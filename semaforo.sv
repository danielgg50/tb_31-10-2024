==> flow/design.v <==
module semaforo #(parameter WIDTH = 32) (
    input logic clk, start, maintenance,         
    input logic [WIDTH-1:0] red_duration,        
    input logic [WIDTH-1:0] yellow_duration,    
    input logic [WIDTH-1:0] green_duration,     
    input logic manual_red, manual_yellow, manual_green,  
    output logic red, yellow, green              
);
    logic [WIDTH-1:0] counter;  
    typedef enum logic [1:0] {
        RED = 2'b00,
        GREEN = 2'b01,
        YELLOW = 2'b10
    } state_t;
    state_t current_state, next_state;
    always_ff @(posedge clk) begin
        if (maintenance) begin    
            red <= manual_red;  
        end else if (!start) begin
            red <= 1'b0;          
        end else if (current_state == RED) begin
            red <= 1'b1;          
        end else begin
            red <= 1'b0;          
        end
    end
    always_ff @(posedge clk) begin
        if (maintenance) begin
            green <= manual_green;           
        end else if (!start) begin
            green <= 1'b0;           
        end else if (current_state == GREEN) begin
            green <= 1'b1;           
        end else begin
            green <= 1'b0;          
        end
    end
    always_ff @(posedge clk) begin
        if (maintenance) begin
            yellow <= manual_yellow;         
        end else if (!start) begin
            yellow <= 1'b0;            
        end else if (current_state == YELLOW) begin
            yellow <= 1'b1;
        end else begin
            yellow <= 1'b0;
        end
    end
    always_ff @(posedge clk) begin
        if (maintenance) begin
	    current_state <= current_state;
	    counter <= counter;  
        end 
        else if (!start) begin
            current_state <= RED; 
            counter <= 0;  
        end 
        else begin
            if (counter == 0) begin
                case (current_state)
                    RED: begin
                        counter <= green_duration - 1;  
                        next_state <= GREEN;            
                    end
                    GREEN: begin
                        counter <= yellow_duration - 1;  
                        next_state <= YELLOW;          
                    end
                    YELLOW: begin
                        counter <= red_duration - 1;  
                        next_state <= RED;          
                    end
                endcase
            end else begin
                counter <= counter - 1;  
            end
            current_state <= next_state;  
        end
    end
endmodule
Reports on semaforo

Tool output for the design above, in the order of the flow.
Line numbers count from 1 in the design file above.
Operators: Yosys type, input widths -> output width; for muxes data width and select width s.
Cell names lack the library's common part.
The mark n/a stands for no value.

Top module: semaforo
Clock input: clk
Standard-cell library: sky130hd
Timing corner: tt_025C_1v80

Word-level counts

Yosys after proc, flatten, opt, wreduce and memory -nomap, before mapping. Memory bits, and registers merged into a memory's read port (data or address), are not among the register bits. Print and check cells are not counted. Equal cells are merged and count once.

Input bits: 102
Cells after elaboration: 31
Register bits after elaboration: 39
Output and inout port bits: 3

Reductions and logical operators: 5
Bitwise operators: 1
$add $sub $neg: 4
Multiplexer cells: 12
Equality and inequality tests: 3

Operator list:

| cell                  | count |
| $sub 32x1->32 const B | 4 |
| $pmux 32 s3           | 1 |
| $logic_not 32->1      | 1 |
| $mux 32               | 1 |
| $mux 1                | 9 |
| $pmux 2 s3            | 1 |
| $ne 5x2->1 const B    | 1 |
| $reduce_and 4->1      | 1 |
| $reduce_bool 3->1     | 1 |
| $eq 2x1->1 const B    | 1 |
| $eq 2x2->1 const B    | 1 |
| $logic_not 2->1       | 1 |
| $reduce_and 2->1      | 1 |
| $not 1->1             | 1 |

Logic depth

Longest topological path by Yosys (ltp), each cell counted once; first at word level (registers and memories cut), then after technology mapping (sequential cells cut; the memories' decode and read muxes count).

Depth after elaboration: 4
ABC_AREA: 0
Mapped depth: 16
Depth with buffers taken out: 13

Mapped cells and area

Yosys stat after the flow's synthesis: flattened, memories mapped to cells. It holds for the ABC_AREA given above (unset counts as 0); a run with the other value may have another netlist.

Cell count: 429
Flip-flops: 39
Mapped area: 3524.6 um2
Sequential part of the area: 1141.1 um2

Cell types:

| cell type | count | area in all (um2) |
| edfxtp_1  | 36    | 1.08E+03 |
| a21oi_1   | 60    | 300.288 |
| nor2_1    | 69    | 258.998 |
| a22oi_1   | 31    | 232.723 |
| nor3_1    | 26    | 130.125 |
| or3_1     | 14    | 87.584 |
| ha_1      | 6     | 75.072 |
| nor4_1    | 11    | 68.816 |
| dfxtp_1   | 3     | 60.058 |
| buf_2     | 11    | 55.053 |
| o31a_1    | 6     | 52.55 |
| or4_1     | 7     | 52.55 |
| xnor2_1   | 6     | 52.55 |
| o21ai_1   | 9     | 45.043 |
| or4_4     | 4     | 45.043 |
| xor2_1    | 5     | 43.792 |
| nor4_4    | 2     | 42.541 |
| o21ai_0   | 8     | 40.038 |

Other cell types: 51; their cells: 115.

Path before layout

Source: OpenSTA report_checks on the synthesized netlist (no wires, ideal clock, input and output delay 20% of the period each), path of least setup slack; recovery checks are left aside. Register names are those of the netlist, which keeps one name where synthesis merged equal registers.

Kind: register to register
Start point: register counter[1]
End point: register counter[20]
Arrival time: 3353 ps
Stages: 14
Path slack: 298 ps
Library setup time: 259 ps
Clock period: 3910 ps
Delay of the path: 3612 ps
Time at the first pin: 0 ps
Synthesis period reached: 3612 ps

"delay of the path" is the arrival time less input delay plus setup time.
"stages" counts driving pins, that of a launching flip-flop among them; a cell with two outputs on the path counts twice.
"synthesis period reached" is the clock period less the worst setup slack; recovery checks do not enter. This is arithmetic on one report: input and output delays are still those of the set period (20% each).
Between the ends stands the longest chain of elaborated cells between them, by number of cells; it is not shown to be the way that was timed. Of several equally long chains one is given.
Each line given opens the expression or statement behind the cell; cells for indexed reads and writes are added by Yosys, which also makes memories of some case tables.
A register here has more assigning lines than the two given.
The path ends at the data pin of a flip-flop with enable; ways to the enable are not counted.

Path through: edfxtp_1 or4_4 or4_4 nor3_4 buf_4 buf_2 a21oi_1 ha_1 or3b_2 nor3_1 and3_1 o21ai_2 a2111oi_0 o31a_1
Length of the longest elaborated chain: 2
Elaborated cells on any way between the ends: 3
RTL lines with such cells: 2
Those cells by class: add/sub: 1; mux: 1; reduce/logical: 1

Ends and longest elaborated chain, post-synthesis:

| element            | RTL line | RTL |
| start: declaration | 9        | `logic [WIDTH-1:0] counter;` |
| start: assignment  | 52       | `counter <= counter;` |
| start: assignment  | 62       | `counter <= green_duration - 1;` |
| $sub 32x1->32      | 75       | `counter <= counter - 1;` |
| $mux 32            | 59       | `if (counter == 0) begin` |
| end: assignment    | 52       |  |
| end: assignment    | 62       |  |
| end: declaration   | 9        |  |

Worst path after layout

From the final timing report of stored run 2: the path of least setup slack in the routed layout; clock arrival at registers is part of the times.
The report prints the path's times to 10 ps; the period is as set.

Kind: register to register
Start point: register counter[31]
End point: register counter[20]
Arrival time: 3250 ps
Clock period: 3090 ps
Path slack: -110 ps
Time at the first pin: 290 ps
Stages: 12
Library setup time: 240 ps

Between the ends stands the longest chain of elaborated cells between them, by number of cells; it is not shown to be the way that was timed. Of several equally long chains one is given.
A register here has more assigning lines than the two given.
The path ends at the data pin of a flip-flop with enable; ways to the enable are not counted.

Path through: edfxtp_1 or4_4 or4_4 nor3_4 a21oi_2 ha_2 or3b_4 nor3_4 and3_4 o21ai_4 a2111oi_0 o31a_1
Length of the longest elaborated chain: 2
Elaborated cells on any way between the ends: 2
RTL lines with such cells: 1
Those cells by class: mux: 1; reduce/logical: 1

Ends and longest elaborated chain, post-layout:

| element            | RTL line | RTL |
| start: declaration | 9        | `logic [WIDTH-1:0] counter;` |
| start: assignment  | 52       | `counter <= counter;` |
| start: assignment  | 62       | `counter <= green_duration - 1;` |
| $logic_not 32->1   | 59       | `if (counter == 0) begin` |
| $mux 32            | 59       |  |
| end: assignment    | 52       |  |
| end: assignment    | 62       |  |
| end: declaration   | 9        |  |

Subject: semaforo on sky130hd, stored results

Hello all,

semaforo through Yosys and OpenROAD on sky130hd: 2 stored runs, unordered, with their settings and measured results. The constraints put input and output delay at 20% of the set period each and load the outputs with 0.01 pF.

## Stored run 1

==> flow/run.sh <==
#!/bin/bash
# the make line also repeats the synthesis and layout settings of config.mk as NAME=value (left out here)
make -C /OpenROAD-flow-scripts/flow DESIGN_CONFIG=/design/flow/config.mk WORK_HOME=/design/flow/orfs CLKGATE_MAP_FILE= finish
==> flow/config.mk <==
export PLATFORM = sky130hd
export DESIGN_NAME = semaforo
export DESIGN_NICKNAME = semaforo
export VERILOG_FILES = /design/flow/design.v
export SDC_FILE = /design/flow/constraint.sdc
export NUM_CORES = 4
export LEC_CHECK = 0
export CAP_MARGIN = 0
export CELL_PAD_IN_SITES_DETAIL_PLACEMENT = 0
export CELL_PAD_IN_SITES_GLOBAL_PLACEMENT = 3
export CORE_ASPECT_RATIO = 1.92
export CORE_MARGIN = 2
export CORE_UTILIZATION = 66
export CTS_CLUSTER_DIAMETER = 55
export CTS_CLUSTER_SIZE = 89
export GPL_TIMING_DRIVEN = 0
export HOLD_SLACK_MARGIN = 0.19
export SETUP_SLACK_MARGIN = 0.77
export SLEW_MARGIN = 30
export TNS_END_PERCENT = 35
==> flow/constraint.sdc <==
create_clock -name core_clock -period 4.67 [get_ports {clk}]
set_input_delay 0.9340 -clock core_clock [delete_from_list [all_inputs] [get_ports {clk}]]
set_output_delay 0.9340 -clock core_clock [all_outputs]
set_load 0.01 [all_outputs]

Stored run 1: unfinished; error GPL-0301 in placement

## Stored run 2

==> flow/run.sh <==
#!/bin/bash
# the make line also repeats the synthesis and layout settings of config.mk as NAME=value (left out here)
make -C /OpenROAD-flow-scripts/flow DESIGN_CONFIG=/design/flow/config.mk WORK_HOME=/design/flow/orfs CLKGATE_MAP_FILE= finish
==> flow/config.mk <==
export PLATFORM = sky130hd
export DESIGN_NAME = semaforo
export DESIGN_NICKNAME = semaforo
export VERILOG_FILES = /design/flow/design.v
export SDC_FILE = /design/flow/constraint.sdc
export NUM_CORES = 4
export LEC_CHECK = 0
export CAP_MARGIN = 10
export CELL_PAD_IN_SITES_GLOBAL_PLACEMENT = 1
export CORE_MARGIN = 6
export CORE_UTILIZATION = 30
export CTS_CLUSTER_DIAMETER = 311
export CTS_CLUSTER_SIZE = 86
export MAX_ROUTING_LAYER = met5
export MIN_ROUTING_LAYER = met1
export PLACE_DENSITY_LB_ADDON = 0.1
export SLEW_MARGIN = 20
==> flow/constraint.sdc <==
create_clock -name core_clock -period 3.09 [get_ports {clk}]
set_input_delay 0.6180 -clock core_clock [delete_from_list [all_inputs] [get_ports {clk}]]
set_output_delay 0.6180 -clock core_clock [all_outputs]
set_load 0.01 [all_outputs]

| result of stored run 2 | value |
|---|---|
| cell area after synthesis | 3524.6 um2 |
| overall die area | 14493.8 um2 |
| standard-cell area of the final layout | 6057.1 um2 |
| post-layout utilization | 53.0 % |
| setup slack of the critical path | -112 ps |
| post-route worst hold slack | 527 ps |

Thanks
